==> flow/design.v <==
module day1p2(
    input clk,
    input rst_n,
    input [7:0] din,
    input din_rdy,
    output logic [31:0] dout,
    output logic dout_valid,
    output logic din_re,
    output logic done
);
typedef enum logic[2:0] { 
    UNDEF='x,
    RESET=0,
    WAIT_ONES,  
    ADD_ONES,   
    WAIT_TENS,  
    ADD_TENS,   
    DISP,       
    HALT        
} state_t;
state_t state, nxt_state;
logic [7:0] shift_reg [0:4];
logic [7:0] nxt_shift_reg [0:4];
logic [3:0] sav_reg;
logic [3:0] nxt_sav_reg;
logic [3:0] shift_reg_value;
logic shift_reg_valid;
assign shift_reg_valid = shift_reg_value != 15;
always_comb begin
 if (shift_reg[0] == "1" || (
                                        shift_reg[2] == "o" &&
                                        shift_reg[1] == "n" &&
                                        shift_reg[0] == "e"))
        shift_reg_value = 1;
    else if (shift_reg[0] == "2" || (
                                        shift_reg[2] == "t" &&
                                        shift_reg[1] == "w" &&
                                        shift_reg[0] == "o"))
        shift_reg_value = 2;
    else if (shift_reg[0] == "3" || (
                                        shift_reg[4] == "t" &&
                                        shift_reg[3] == "h" &&
                                        shift_reg[2] == "r" &&
                                        shift_reg[1] == "e" &&
                                        shift_reg[0] == "e"))
        shift_reg_value = 3;
    else if (shift_reg[0] == "4" || (
                                        shift_reg[3] == "f" &&
                                        shift_reg[2] == "o" &&
                                        shift_reg[1] == "u" &&
                                        shift_reg[0] == "r"))
        shift_reg_value = 4;
    else if (shift_reg[0] == "5" || (
                                        shift_reg[3] == "f" &&
                                        shift_reg[2] == "i" &&
                                        shift_reg[1] == "v" &&
                                        shift_reg[0] == "e"))
        shift_reg_value = 5;
    else if (shift_reg[0] == "6" || (
                                        shift_reg[2] == "s" &&
                                        shift_reg[1] == "i" &&
                                        shift_reg[0] == "x"))
        shift_reg_value = 6;
    else if (shift_reg[0] == "7" || (
                                        shift_reg[4] == "s" &&
                                        shift_reg[3] == "e" &&
                                        shift_reg[2] == "v" &&
                                        shift_reg[1] == "e" &&
                                        shift_reg[0] == "n"))
        shift_reg_value = 7;
    else if (shift_reg[0] == "8" || (
                                        shift_reg[4] == "e" &&
                                        shift_reg[3] == "i" &&
                                        shift_reg[2] == "g" &&
                                        shift_reg[1] == "h" &&
                                        shift_reg[0] == "t"))
        shift_reg_value = 8;
    else if (shift_reg[0] == "9" || (
                                        shift_reg[3] == "n" &&
                                        shift_reg[2] == "i" &&
                                        shift_reg[1] == "n" &&
                                        shift_reg[0] == "e"))
        shift_reg_value = 9;
    else
        shift_reg_value = 15;
end
wire din_was_nl;
wire din_was_null;
logic onesplace;
logic tensplace;
logic rst_sum;
assign din_was_nl = din_rdy && shift_reg[0] == "\n";
assign din_was_null = din_rdy && shift_reg[0] == 8'hFF;
always_ff @(posedge clk, negedge rst_n) begin : advance_state
    if (!rst_n) begin 
        state <= RESET;
        for (integer i=0; i<5; i++)
            shift_reg[i] = 0;
        sav_reg <= 0;
        dout <= 0;
    end
    else begin 
        state <= nxt_state;
        sav_reg <= nxt_sav_reg;
        for (integer i=0; i<5; i++)
            shift_reg[i] <= nxt_shift_reg[i];
        if (onesplace) dout <= dout + sav_reg;
        else if (tensplace) dout <= dout + (sav_reg*10);
        else if (rst_sum) dout <= 0;
        else dout <= dout;
    end
end
always_comb begin : state_logic
    nxt_state = UNDEF;
    nxt_sav_reg = sav_reg;
    for (integer i=0; i<5; i++)
        nxt_shift_reg[i] = shift_reg[i];
    onesplace = 0;
    tensplace = 0;
    dout_valid = 0;
    din_re = 0;
    done = 0;
    rst_sum = 0;
    case (state)
        RESET: begin
            nxt_state = WAIT_TENS;
        end
        WAIT_TENS: begin
            if (shift_reg_valid)         nxt_state=ADD_TENS;
            else if(din_was_null)    nxt_state=HALT;
            else                    nxt_state=WAIT_TENS;
            nxt_sav_reg = shift_reg_value;
            for (integer i=0; i<4; i++)
                nxt_shift_reg[i+1] = shift_reg[i];
            nxt_shift_reg[0] = din;
            din_re = 1;
        end
        ADD_TENS: begin
            if (din_was_nl)          nxt_state=ADD_ONES;
            if (din_was_null)        nxt_state=HALT;
            else                    nxt_state=WAIT_ONES;
            tensplace=1'b1;
        end
        WAIT_ONES: begin
            if (din_was_nl)          nxt_state=ADD_ONES;
            else if (din_was_null)   nxt_state=HALT;
            else                    nxt_state=WAIT_ONES;
            if (shift_reg_valid) nxt_sav_reg=shift_reg_value;
            for (integer i=0; i<4; i++)
                nxt_shift_reg[i+1] = shift_reg[i];
            nxt_shift_reg[0] = din;
            din_re=1;
        end
        ADD_ONES: begin
            nxt_state=DISP;
            onesplace=1'b1;
        end
        DISP: begin
            nxt_state=WAIT_TENS;
            dout_valid=1;
        end
        HALT: begin
                                    nxt_state=HALT;
            dout_valid=1'b1;
            done=1'b1;
        end
    endcase
end
endmodule
Step by step through the tools: day1p2
What the tools print for day1p2, step after step.
Lines are those of the file above, counted from 1.
Library cell names are shortened.
A cell with - has no value.
- top: day1p2
- clock input: clk
- cell library: sky130hd
- timing corner: tt_025C_1v80

After elaboration
Counts by Yosys on the flattened word-level netlist (proc, flatten, opt, wreduce). Print and check cells are left out.
- noted clocked read ports x word width: 0
- noted output and inout bits: 35
- RAM bits at 0
- noted latch bits: 0
- bits in read-only memories at 0
- memories at 0
- cells after elaboration: 126
- noted register bits after elaboration: 79
- add/sub/neg operators at 2
- noted divide/modulo/power cells: 0
- noted bitwise logic cells: 0
- noted $mul: 1
- equality and inequality tests at 47
- shifts and indexed selects at 0
- noted $lt $le $gt $ge: 0
- muxes and demuxes at 23
- reduce/logical cells at 45
- operators with widths (operator ; count):
    equality test 8 x 7 -> 1 bit (second input constant) ; 28
    equality test 8 x 6 -> 1 bit (second input constant) ; 9
    two-way mux 32 bit ; 2
    adder 32 x 4 -> 32 bit ; 1
    adder 32 x 8 -> 32 bit ; 1
    two-way mux 4 bit ; 8
    logical AND 1 bit ; 29
    multiplier 4 x 3 -> 7 bit (second input constant) ; 1
    parallel mux 3 bit (select 6 bit) ; 1
    two-way mux 3 bit ; 6
    logical OR 1 bit ; 9
    equality test 3 bit (second input constant) ; 3
    equality test 8 x 4 -> 1 bit (second input constant) ; 1
    equality test 8 bit (second input constant) ; 1
    parallel mux 4 bit (select 2 bit) ; 1
    OR reduction 2 bit ; 3
    equality test 3 x 2 -> 1 bit (second input constant) ; 2
    two-way mux 1 bit ; 5
    nonzero test 2 bit ; 2
    inequality test 4 bit (second input constant) ; 1
    equality test 3 x 1 -> 1 bit (second input constant) ; 1
    zero test 3 bit ; 1
    inequality test 2 bit (second input constant) ; 1
    AND reduction 2 bit ; 1

Depth
Longest topological path by Yosys (ltp), each cell counted once; first at word level (registers and memories cut), then after technology mapping (sequential cells cut; the memories' decode and read muxes count).
- noted word-level depth: 17
- noted ABC_AREA: 0
- gate-level depth with buffers: 11
- noted mapped depth without buffers: 10

Synthesis result
The flow's flattened synthesis, as Yosys stat reports it; memories are mapped. The netlist is that of the ABC_AREA named above (0 if unset); the other value can give another one.
Totals and module areas in this step are rounded.
- buffer cells at 14
- area of sequential cells: 0.002078 mm²
- chip area (Yosys): 0.004563 mm²
- noted standard cells after synthesis: 419
- noted flip-flop cells: 83
- cells by type (cell type ; count):
    dfrtp_1 ; 82
    mux2_2 ; 37
    ha_1 ; 15
    xnor2_1 ; 19
    xor2_1 ; 14
    nor2_1 ; 25
    nand2_1 ; 23
    a21oi_1 ; 16
    nor4_1 ; 12
    nand3_1 ; 14
    o21ai_0 ; 14
    nand4_1 ; 10
    fa_1 ; 3
    nor3_1 ; 11
    inv_1 ; 14
    and3_1 ; 7
    and4_1 ; 5
    nand4b_1 ; 5
Other cell types: 47; their cells: 93.

Path before layout
Path of least setup slack by OpenSTA after synthesis, without wires, with an ideal clock, recovery checks aside; 20% of the period is set as input and as output delay. Where synthesis merged equal registers, the netlist keeps one of their names.
- kind: register to register
- start point: register sav_reg[1]
- end point: register dout[22]
- time at the first pin: 0.000 ns
- noted clock period: 4.02 ns
- library setup time at 0.127 ns
- noted delay of the path: 2.895 ns
- noted slack: 1.126 ns
- noted stages on the path: 12
- noted arrival time: 2.768 ns
- required time at 3.893 ns
- synthesis period reached: 2.894 ns
"delay of the path" = arrival - input delay + setup time.
"stages on the path" counts driving pins, that of a launching flip-flop among them; a cell with two outputs on the path counts twice.
"synthesis period reached" = period - worst setup slack (recovery checks aside). The figure is calculated, with input and output delays left at 20% of the set period.
Between the ends stands the longest chain of elaborated cells between them, by number of cells; it is not shown to be the way that was timed. Of several equally long chains one is given.
A line is the first line of the expression or statement that the cell stems from. Yosys adds cells for indexed reads and writes and turns some case tables into memories.
A register here has more assigning lines than the two given.
- cell sequence: dfrtp_1 ha_1 ha_1 fa_1 xor2_1 ha_1 o21a_1 a21oi_1 o211ai_1 clkbuf_1 nand4_1 xnor2_1
- noted length of the longest elaborated chain: 4
- elaborated cells between the ends (all ways) at 5
- ends and longest elaborated chain, post-synthesis (element ; line ; source):
    start, declared ; 24 ; logic [3:0] sav_reg;
    start, assigned ; 99 ; sav_reg <= 0;
    start, assigned ; 104 ; sav_reg <= nxt_sav_reg;
    multiplier 4 x 3 -> 7 bit ; 108 ; else if (tensplace) dout <= dout + (sav_reg*10);
    adder 32 x 8 -> 32 bit ; 108 ;
    two-way mux 32 bit ; 108 ;
    two-way mux 32 bit ; 107 ; if (onesplace) dout <= dout + sav_reg;
    end, assigned ; 107 ;
    end, assigned ; 108 ;
    end, declared ; 6 ; output logic [31:0] dout,

Timing after layout
From the final timing report of run 1: the path of least setup slack in the routed layout; clock arrival at registers is part of the times.
- kind: register to register
- start point: register sav_reg[3]
- end point: register dout[29]
- noted stages on the path: 13
- noted arrival time: 3.10 ns
- time at the first pin: 0.35 ns
- noted slack: -0.69 ns
- noted clock period: 2.14 ns
- required time at 2.42 ns
- library setup time at 0.08 ns
Between the ends stands the longest chain of elaborated cells between them, by number of cells; it is not shown to be the way that was timed. Of several equally long chains one is given.
A register here has more assigning lines than the two given.
- cell sequence: dfrtp_1 ha_4 ha_4 fa_2 xor2_1 ha_1 o21ai_1 buf_4 a2111oi_4 buf_4 nor2_4 nor2_2 xor2_1
- noted length of the longest elaborated chain: 4
- elaborated cells between the ends (all ways) at 5
- ends and longest elaborated chain, after layout (element ; line ; source):
    start, declared ; 24 ; logic [3:0] sav_reg;
    start, assigned ; 99 ; sav_reg <= 0;
    start, assigned ; 104 ; sav_reg <= nxt_sav_reg;
    multiplier 4 x 3 -> 7 bit ; 108 ; else if (tensplace) dout <= dout + (sav_reg*10);
    adder 32 x 8 -> 32 bit ; 108 ;
    two-way mux 32 bit ; 108 ;
    two-way mux 32 bit ; 107 ; if (onesplace) dout <= dout + sav_reg;
    end, assigned ; 107 ;
    end, assigned ; 108 ;
    end, declared ; 6 ; output logic [31:0] dout,

Memo
Re: implementation data of day1p2

Design day1p2 on sky130hd. What follows are 2 stored runs of the flow, each under its own settings; their order means nothing. The constraints put input and output delay at 20% of the set period each and load the outputs with 0.01 pF.
"period achieved" = clock period - worst setup slack. The figure is calculated, with input and output delays left at 20% of the set period.
"allowed time less slack (worst setup path)": the worst setup path's part of the clock period (all of it between registers, 20% less for each end at a port) less its slack. A launch clock that arrives late makes it longer, a capture clock that arrives late makes it shorter.
"total power of the final layout" rests on the timing tool's default activity at the inputs, not on a simulated workload.
The measured numbers are rounded.

Run 1
Settings were period_ns = 2.14; CORE_UTILIZATION = 55; SETUP_SLACK_MARGIN = 0.27; PLACE_DENSITY_LB_ADDON = 0.0; CELL_PAD_IN_SITES_GLOBAL_PLACEMENT = 1; ABC_AREA = 0; CTS_CLUSTER_SIZE = 22; CTS_CLUSTER_DIAMETER = 200; MAX_ROUTING_LAYER = met4; CAP_MARGIN = 20; CORE_MARGIN = 2; SLEW_MARGIN = 20
- post-synthesis cell area: 0.004563 mm²
- die area at 0.009041 mm²
- standard-cell area after routing at 0.006471 mm²
- utilization in the final report at 79.6 %
- setup slack of the worst path: -0.687 ns
- noted the total negative setup slack: -15.73 ns
- noted the total power of the final layout: 5.874 mW
- period achieved: 2.827 ns
- allowed time less slack (worst setup path): 2.83 ns
- type of the worst setup path: register to register

Run 2
Settings were period_ns = 1.94; CORE_UTILIZATION = 52; SETUP_SLACK_MARGIN = 0.01; PLACE_DENSITY_LB_ADDON = 0.16; CORE_MARGIN = 4; GPL_TIMING_DRIVEN = 0; CTS_CLUSTER_DIAMETER = 66; CAP_MARGIN = 20; SLEW_MARGIN = 20
- post-synthesis cell area: 0.004563 mm²
- die area at 0.01034 mm²
- standard-cell area after routing at 0.006015 mm²
- utilization in the final report at 71.8 %
- setup slack of the worst path: -0.815 ns
- noted the total negative setup slack: -20.70 ns
- noted the total power of the final layout: 5.884 mW
- period achieved: 2.755 ns
- allowed time less slack (worst setup path): 2.75 ns
- type of the worst setup path: register to register
